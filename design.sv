==> flow/design.v <==
module uart_rtl #(
    parameter CLK_FREQ = 100000000,
    parameter BAUD_RATE = 9600
) (
    input  wire       clk,
    input  wire       rst_n,
    input  wire [15:0] baud_div,  
    input  wire [1:0]  parity_cfg,  
    input  wire [7:0] tx_data,
    input  wire       tx_en,
    input  wire       loopback_en, 
    output reg        tx_busy,
    output reg        tx,
    output reg [7:0]  rx_data,
    output reg        rx_dv,
    output reg        rx_err,       
    input  wire       rx
);
    localparam DEFAULT_DIV_16 = (CLK_FREQ / BAUD_RATE) / 16;
    wire [15:0] current_div_16 = (baud_div > 0) ? baud_div : DEFAULT_DIV_16;
    reg rx_sync_1, rx_sync_2;
    wire rx_in_mux;
    assign rx_in_mux = (loopback_en) ? tx : rx_sync_2;
    always @(posedge clk or negedge rst_n) begin
        if (!rst_n) begin
            rx_sync_1 <= 1'b1;
            rx_sync_2 <= 1'b1;
        end else begin
            rx_sync_1 <= rx;
            rx_sync_2 <= rx_sync_1;
        end
    end
    reg [15:0] baud_cnt;
    wire       tick_16x;
    always @(posedge clk or negedge rst_n) begin
        if (!rst_n) begin
            baud_cnt <= 0;
        end else begin
            if (baud_cnt >= current_div_16 - 1)
                baud_cnt <= 0;
            else
                baud_cnt <= baud_cnt + 1;
        end
    end
    assign tick_16x = (baud_cnt == 0);
    typedef enum logic [2:0] { TX_IDLE, TX_START, TX_DATA, TX_PARITY, TX_STOP } tx_state_t;
    tx_state_t tx_state;
    reg [3:0]  tx_tick_cnt; 
    reg [2:0]  tx_bit_cnt;
    reg [7:0]  tx_shift_reg;
    reg        tx_parity_bit;
    always @(posedge clk or negedge rst_n) begin
        if (!rst_n) begin
            tx_state <= TX_IDLE;
            tx <= 1'b1;
            tx_busy <= 1'b0;
            tx_tick_cnt <= 0;
            tx_bit_cnt <= 0;
            tx_shift_reg <= 0;
        end else begin
            case (tx_state)
                TX_IDLE: begin
                    if (tx_en) begin
                        tx_state <= TX_START;
                        tx_busy <= 1'b1;
                        tx_shift_reg <= tx_data;
                        tx <= 1'b0;  
                        tx_tick_cnt <= 0;
                        case (parity_cfg)
                            2'd1: tx_parity_bit <= ~(^tx_data);  
                            2'd2: tx_parity_bit <= ^tx_data;     
                            default: tx_parity_bit <= 0;
                        endcase
                    end else begin
                        tx <= 1'b1;
                        tx_busy <= 1'b0;
                    end
                end
                TX_START: begin
                    if (tick_16x) begin
                        if (tx_tick_cnt == 15) begin
                            tx_tick_cnt <= 0;
                            tx_state <= TX_DATA;
                            tx_bit_cnt <= 0;
                            tx <= tx_shift_reg[0];
                            tx_shift_reg <= {1'b0, tx_shift_reg[7:1]};
                        end else begin
                            tx_tick_cnt <= tx_tick_cnt + 1;
                        end
                    end
                end
                TX_DATA: begin
                    if (tick_16x) begin
                        if (tx_tick_cnt == 15) begin
                            tx_tick_cnt <= 0;
                            if (tx_bit_cnt < 7) begin
                                tx_bit_cnt <= tx_bit_cnt + 1;
                                tx <= tx_shift_reg[0];
                                tx_shift_reg <= {1'b0, tx_shift_reg[7:1]};
                            end else begin
                                if (parity_cfg != 0) begin
                                    tx_state <= TX_PARITY;
                                    tx <= tx_parity_bit;
                                end else begin
                                    tx_state <= TX_STOP;
                                    tx <= 1'b1;
                                end
                            end
                        end else begin
                            tx_tick_cnt <= tx_tick_cnt + 1;
                        end
                    end
                end
                TX_PARITY: begin
                    if (tick_16x) begin
                        if (tx_tick_cnt == 15) begin
                            tx_tick_cnt <= 0;
                            tx_state <= TX_STOP;
                            tx <= 1'b1;
                        end else begin
                            tx_tick_cnt <= tx_tick_cnt + 1;
                        end
                    end
                end
                TX_STOP: begin
                    if (tick_16x) begin
                        if (tx_tick_cnt == 15) begin
                            tx_tick_cnt <= 0;
                            tx_state <= TX_IDLE;
                            tx_busy <= 0;
                        end else begin
                            tx_tick_cnt <= tx_tick_cnt + 1;
                        end
                    end
                end
            endcase
        end
    end
    typedef enum logic [2:0] { RX_IDLE, RX_START, RX_DATA, RX_PARITY, RX_STOP } rx_state_t;
    rx_state_t rx_state;
    reg [3:0]  rx_tick_cnt; 
    reg [2:0]  rx_bit_cnt;
    reg [7:0]  rx_shift_reg;
    always @(posedge clk or negedge rst_n) begin
        if (!rst_n) begin
            rx_state <= RX_IDLE;
            rx_dv <= 0;
            rx_data <= 0;
            rx_err <= 0;
            rx_tick_cnt <= 0;
            rx_bit_cnt <= 0;
            rx_shift_reg <= 0;
        end else begin
            rx_dv <= 0; 
            if (tick_16x) begin
                case (rx_state)
                    RX_IDLE: begin
                        if (rx_in_mux == 1'b0) begin 
                            rx_state <= RX_START;
                            rx_tick_cnt <= 0;
                        end
                    end
                    RX_START: begin
                        if (rx_tick_cnt == 7) begin
                            if (rx_in_mux == 1'b0) rx_tick_cnt <= rx_tick_cnt + 1;
                            else rx_state <= RX_IDLE;
                        end else if (rx_tick_cnt == 15) begin
                            rx_state <= RX_DATA;
                            rx_tick_cnt <= 0;
                            rx_bit_cnt <= 0;
                        end else begin
                            rx_tick_cnt <= rx_tick_cnt + 1;
                        end
                    end
                    RX_DATA: begin
                        if (rx_tick_cnt == 7) begin
                             rx_shift_reg[rx_bit_cnt] <= rx_in_mux;
                             rx_tick_cnt <= rx_tick_cnt + 1;
                        end else if (rx_tick_cnt == 15) begin
                             rx_tick_cnt <= 0;
                             if (rx_bit_cnt < 7) begin
                                 rx_bit_cnt <= rx_bit_cnt + 1;
                             end else begin
                                 if (parity_cfg != 0) rx_state <= RX_PARITY;
                                 else rx_state <= RX_STOP;
                             end
                        end else begin
                             rx_tick_cnt <= rx_tick_cnt + 1;
                        end
                    end
                    RX_PARITY: begin
                         if (rx_tick_cnt == 7) begin
                             bit expected;
                             if (parity_cfg == 2'd1) expected = ~(^rx_shift_reg); 
                             else expected = ^rx_shift_reg; 
                             if (rx_in_mux != expected) rx_err <= 1; 
                             rx_tick_cnt <= rx_tick_cnt + 1;
                         end else if (rx_tick_cnt == 15) begin
                             rx_tick_cnt <= 0;
                             rx_state <= RX_STOP;
                         end else begin
                             rx_tick_cnt <= rx_tick_cnt + 1;
                         end
                    end
                    RX_STOP: begin
                        if (rx_tick_cnt == 7) begin
                            if (rx_in_mux == 0) rx_err <= 1; 
                            rx_tick_cnt <= rx_tick_cnt + 1;
                        end else if (rx_tick_cnt == 15) begin
                            rx_tick_cnt <= 0;
                            rx_state <= RX_IDLE;
                            rx_data <= rx_shift_reg;
                            rx_dv <= 1;
                        end else begin
                            rx_tick_cnt <= rx_tick_cnt + 1;
                        end
                    end
                endcase
            end
        end
    end
endmodule
* From RTL to reports: uart_rtl
The steps from the RTL of uart_rtl to its reports follow in flow order.
Line numbers count from 1 in the design file above.
Operators: Yosys type, input widths -> output width; for muxes data width and select width s.
Library cell names are shortened.
A cell with - has no value.
- Design top :: uart_rtl
- Clock input :: clk
- Library :: sky130hd
- Timing corner :: tt_025C_1v80

* Word-level counts
Source: Yosys, flattened and elaborated, memories not mapped. Widths are those after wreduce. Registers that Yosys merges into a memory's read port (data or address) are not register bits. Print and check cells do not count. Equal cells are merged and count once.
- Register bits after elaboration :: 67
- Bits of input ports :: 31
- Output and inout port bits :: 12
- Word-level cells :: 189
- $add $sub $neg :: 7
- Order comparisons :: 4
- Equal/unequal tests :: 44
- Shift operators :: 2
- Multiplexer cells :: 80
- Bitwise operators :: 6
- Reduce/logical cells :: 29
** Operators by type and width (count)
- $mux 3 :: 28
- $ne 2x2->1 const B :: 26
- $mux 8 :: 6
- $ge 16x32->1 :: 1
- $mux 16 :: 2
- $mux 4 :: 8
- $pmux 3 s5 :: 2
- $mux 1 :: 25
- $pmux 8 s3 :: 1
- $reduce_and 7->1 :: 3
- $sub 16x1->17 const B :: 1
- $add 16x1->16 const B :: 1
- $gt 16x1->1 const B :: 1
- $logic_not 16->1 :: 1
- $reduce_xor 8->1 :: 2
- $reduce_and 12->1 :: 1
- $eq 3x2->1 const B :: 4
- $reduce_and 3->1 :: 4
- $reduce_and 6->1 :: 2
- $pmux 4 s3 :: 1
- $pmux 3 s2 :: 2
- $reduce_and 11->1 :: 1
- $reduce_bool 2->1 :: 5
- $reduce_bool 5->1 :: 2
- $ne 3x3->1 const B :: 3
- $shift 1x4->8 :: 1
- $shift 1x4->8 const A :: 1
- $add 4x1->4 const B :: 2
Other operator kinds: 24; their cells: 35.

* Depth
Depth = most cells in a row (Yosys ltp): at word level without a register or memory, in the mapped netlist without a sequential cell, where the memories' decode and read muxes count.
- Word-level depth :: 10
- ABC_AREA :: 0
- Depth in mapped cells :: 14
- Depth with buffers taken out :: 13

* Netlist
Source: synth_stat.txt of the flow (Yosys; design flattened, memories mapped). It holds for the ABC_AREA given above (unset counts as 0); a run with the other value may have another netlist.
The area totals of this step are shown rounded.
- Standard cells after synthesis :: 435
- Chip area (Yosys) :: 4270 um^2
- Sequential area :: 1790 um^2
- Flip-flops :: 71
- Buffer cells :: 8
** Cell types
- dfrtp_1 :: count 65, area in all 1626.56 um^2
- ha_1 :: count 25, area in all 312.8 um^2
- xnor2_1 :: count 21, area in all 183.926 um^2
- nand2_1 :: count 43, area in all 161.405 um^2
- xor2_1 :: count 18, area in all 157.651 um^2
- nor2_1 :: count 37, area in all 138.883 um^2
- mux2_2 :: count 12, area in all 135.13 um^2
- dfstp_2 :: count 5, area in all 131.376 um^2
- o21ai_0 :: count 23, area in all 115.11 um^2
- o2bb2ai_1 :: count 10, area in all 87.584 um^2
- nand3_1 :: count 17, area in all 85.082 um^2
- a22o_1 :: count 9, area in all 78.826 um^2
- a21oi_1 :: count 15, area in all 75.072 um^2
- nand4_1 :: count 12, area in all 75.072 um^2
- a22oi_1 :: count 9, area in all 67.565 um^2
- nor3_1 :: count 10, area in all 50.048 um^2
- nor4_1 :: count 7, area in all 43.792 um^2
- inv_1 :: count 11, area in all 41.29 um^2
Other cell types: 46; their cells: 86.

* Path before layout
Source: OpenSTA report_checks on the synthesized netlist (no wires, ideal clock, input and output delay 20% of the period each), path of least setup slack; recovery checks are left aside. Register names are those of the netlist, which keeps one name where synthesis merged equal registers.
- Path type :: input to register
- Start :: input baud_div[2]
- End :: register baud_cnt[10]
- Clock period :: 3.52 ns
- External input delay :: 0.704 ns
- Setup time :: 0.121 ns
- Time at the first pin :: 0.704 ns
- Arrival time :: 3.423 ns
- Required time :: 3.399 ns
- Slack :: -0.024 ns
- Delay of the path :: 2.840 ns
- Stages :: 10
- Buffers on the path :: 1
- Synthesis period reached :: 3.544 ns
"delay of the path" = arrival - input delay + setup time.
"stages" counts driving pins, that of a launching flip-flop among them; a cell with two outputs on the path counts twice.
"synthesis period reached" = period - worst setup slack (recovery checks aside). The figure is calculated, with input and output delays left at 20% of the set period.
Between the ends stands the longest chain of elaborated cells between them, by number of cells; it is not shown to be the way that was timed. Of several equally long chains one is given.
A line is the first line of the expression or statement that the cell stems from. Yosys adds cells for indexed reads and writes and turns some case tables into memories.
At most two assigning lines are given for a register; there are more.
- Path through :: or3_1 or4_2 a21oi_1 o22ai_1 ha_1 nand4_1 or4_1 a31oi_2 buf_2 nor2_1
- Cells in the longest elaborated chain :: 5
- Elaborated cells on any way between the ends :: 5
- RTL lines with such cells :: 2
- Those cells by class :: 1 x add/sub; 2 x compare; 2 x mux
** Ends and longest elaborated chain, after synthesis
- start: declaration :: RTL line 7 : input  wire [15:0] baud_div,
- $gt 16x1->1 :: RTL line 20 : wire [15:0] current_div_16 = (baud_div > 0) ? baud_div : DEFAULT_DIV_16;
- $mux 16 :: RTL line 20
- $sub 16x1->17 :: RTL line 39 : if (baud_cnt >= current_div_16 - 1)
- $ge 16x32->1 :: RTL line 39
- $mux 16 :: RTL line 39
- end: assignment :: RTL line 40 : baud_cnt <= 0;
- end: assignment :: RTL line 42 : baud_cnt <= baud_cnt + 1;
- end: declaration :: RTL line 33 : reg [15:0] baud_cnt;

* Timing after layout
From the final timing report of stored run 2: the path of least setup slack in the routed layout; clock arrival at registers is part of the times.
- Path type :: input to register
- Start :: input baud_div[4]
- End :: register baud_cnt[8]
- Clock period :: 2.18 ns
- External input delay :: 0.44 ns
- Setup time :: 0.11 ns
- Time at the first pin :: 0.44 ns
- Arrival time :: 3.08 ns
- Required time :: 2.40 ns
- Slack :: -0.68 ns
- Stages :: 11
- Buffers on the path :: 2
Between the ends stands the longest chain of elaborated cells between them, by number of cells; it is not shown to be the way that was timed. Of several equally long chains one is given.
At most two assigning lines are given for a register; there are more.
- Path through :: buf_8 or4_4 or3_4 a21oi_2 o22ai_2 ha_1 nand4_1 or4_4 a31oi_4 buf_6 nor2_1
- Cells in the longest elaborated chain :: 5
- Elaborated cells on any way between the ends :: 5
- RTL lines with such cells :: 2
- Those cells by class :: 1 x add/sub; 2 x compare; 2 x mux
** Ends and longest elaborated chain, after layout
- start: declaration :: RTL line 7 : input  wire [15:0] baud_div,
- $gt 16x1->1 :: RTL line 20 : wire [15:0] current_div_16 = (baud_div > 0) ? baud_div : DEFAULT_DIV_16;
- $mux 16 :: RTL line 20
- $sub 16x1->17 :: RTL line 39 : if (baud_cnt >= current_div_16 - 1)
- $ge 16x32->1 :: RTL line 39
- $mux 16 :: RTL line 39
- end: assignment :: RTL line 40 : baud_cnt <= 0;
- end: assignment :: RTL line 42 : baud_cnt <= baud_cnt + 1;
- end: declaration :: RTL line 33 : reg [15:0] baud_cnt;

Memo
Re: implementation data of uart_rtl

Stored flow runs of uart_rtl (2 of them; Yosys, OpenROAD, sky130hd). They differ in their settings and are not a sequence. Constraints: input delay and output delay 20% of the set period each, output load 0.01 pF.
"achieved period": clock period set for the run, less the worst setup slack. It is reckoned from that one timing run; input and output delays stay at 20% of the period that was set.
"worst path time": the worst setup path's part of the clock period (all of it between registers, 20% less for each end at a port) less its slack. A launch clock that arrives late makes it longer, a capture clock that arrives late makes it shorter.
"total power after layout": no workload was simulated; the value follows from the tool's default switching activity.
Values from the reports are rounded here.

* Stored run 1
** Files
==> flow/run.sh <==
#!/bin/bash
# the make line also repeats the synthesis and layout settings of config.mk as NAME=value (left out here)
make -C /OpenROAD-flow-scripts/flow DESIGN_CONFIG=/design/flow/config.mk WORK_HOME=/design/flow/orfs CLKGATE_MAP_FILE= finish
==> flow/config.mk <==
export PLATFORM = sky130hd
export DESIGN_NAME = uart_rtl
export DESIGN_NICKNAME = uart_rtl
export VERILOG_FILES = /design/flow/design.v
export SDC_FILE = /design/flow/constraint.sdc
export NUM_CORES = 4
export LEC_CHECK = 0
export CAP_MARGIN = 20
export CELL_PAD_IN_SITES_DETAIL_PLACEMENT = 1
export CORE_MARGIN = 2
export CORE_UTILIZATION = 56
export GPL_ROUTABILITY_DRIVEN = 0
export MIN_ROUTING_LAYER = met1
export PLACE_DENSITY_LB_ADDON = 0.12
export SETUP_SLACK_MARGIN = 0.45
export SLEW_MARGIN = 15
export TNS_END_PERCENT = 60
==> flow/constraint.sdc <==
create_clock -name core_clock -period 2.68 [get_ports {clk}]
set_input_delay 0.5360 -clock core_clock [delete_from_list [all_inputs] [get_ports {clk}]]
set_output_delay 0.5360 -clock core_clock [all_outputs]
set_load 0.01 [all_outputs]
** Results
Stopped before the end: clock tree synthesis reported DPL-0033.

* Stored run 2
** Files
==> flow/run.sh <==
#!/bin/bash
# the make line also repeats the synthesis and layout settings of config.mk as NAME=value (left out here)
make -C /OpenROAD-flow-scripts/flow DESIGN_CONFIG=/design/flow/config.mk WORK_HOME=/design/flow/orfs CLKGATE_MAP_FILE= finish
==> flow/config.mk <==
export PLATFORM = sky130hd
export DESIGN_NAME = uart_rtl
export DESIGN_NICKNAME = uart_rtl
export VERILOG_FILES = /design/flow/design.v
export SDC_FILE = /design/flow/constraint.sdc
export NUM_CORES = 4
export LEC_CHECK = 0
export CAP_MARGIN = 20
export CELL_PAD_IN_SITES_DETAIL_PLACEMENT = 1
export CELL_PAD_IN_SITES_GLOBAL_PLACEMENT = 1
export CORE_ASPECT_RATIO = 1.28
export CORE_MARGIN = 2
export CORE_UTILIZATION = 37
export CTS_CLUSTER_DIAMETER = 107
export GPL_TIMING_DRIVEN = 0
export MIN_ROUTING_LAYER = met1
export PLACE_DENSITY = 0.38
export SETUP_SLACK_MARGIN = 0.65
export SLEW_MARGIN = 20
export TNS_END_PERCENT = 85
==> flow/constraint.sdc <==
create_clock -name core_clock -period 2.18 [get_ports {clk}]
set_input_delay 0.4360 -clock core_clock [delete_from_list [all_inputs] [get_ports {clk}]]
set_output_delay 0.4360 -clock core_clock [all_outputs]
set_load 0.01 [all_outputs]
** Results
- Post-synthesis cell area :: 4,270 um^2
- Achieved period :: 2.864 ns
- Area of the standard cells in the finished layout :: 5,870 um^2
- Smallest setup slack :: -0.684 ns
- Die outline area :: 12,400 um^2
- Total power after layout :: 4,800 µW
- Utilization after layout :: 52.0%
- Worst path time :: 2.43 ns
- Worst path kind :: input to register
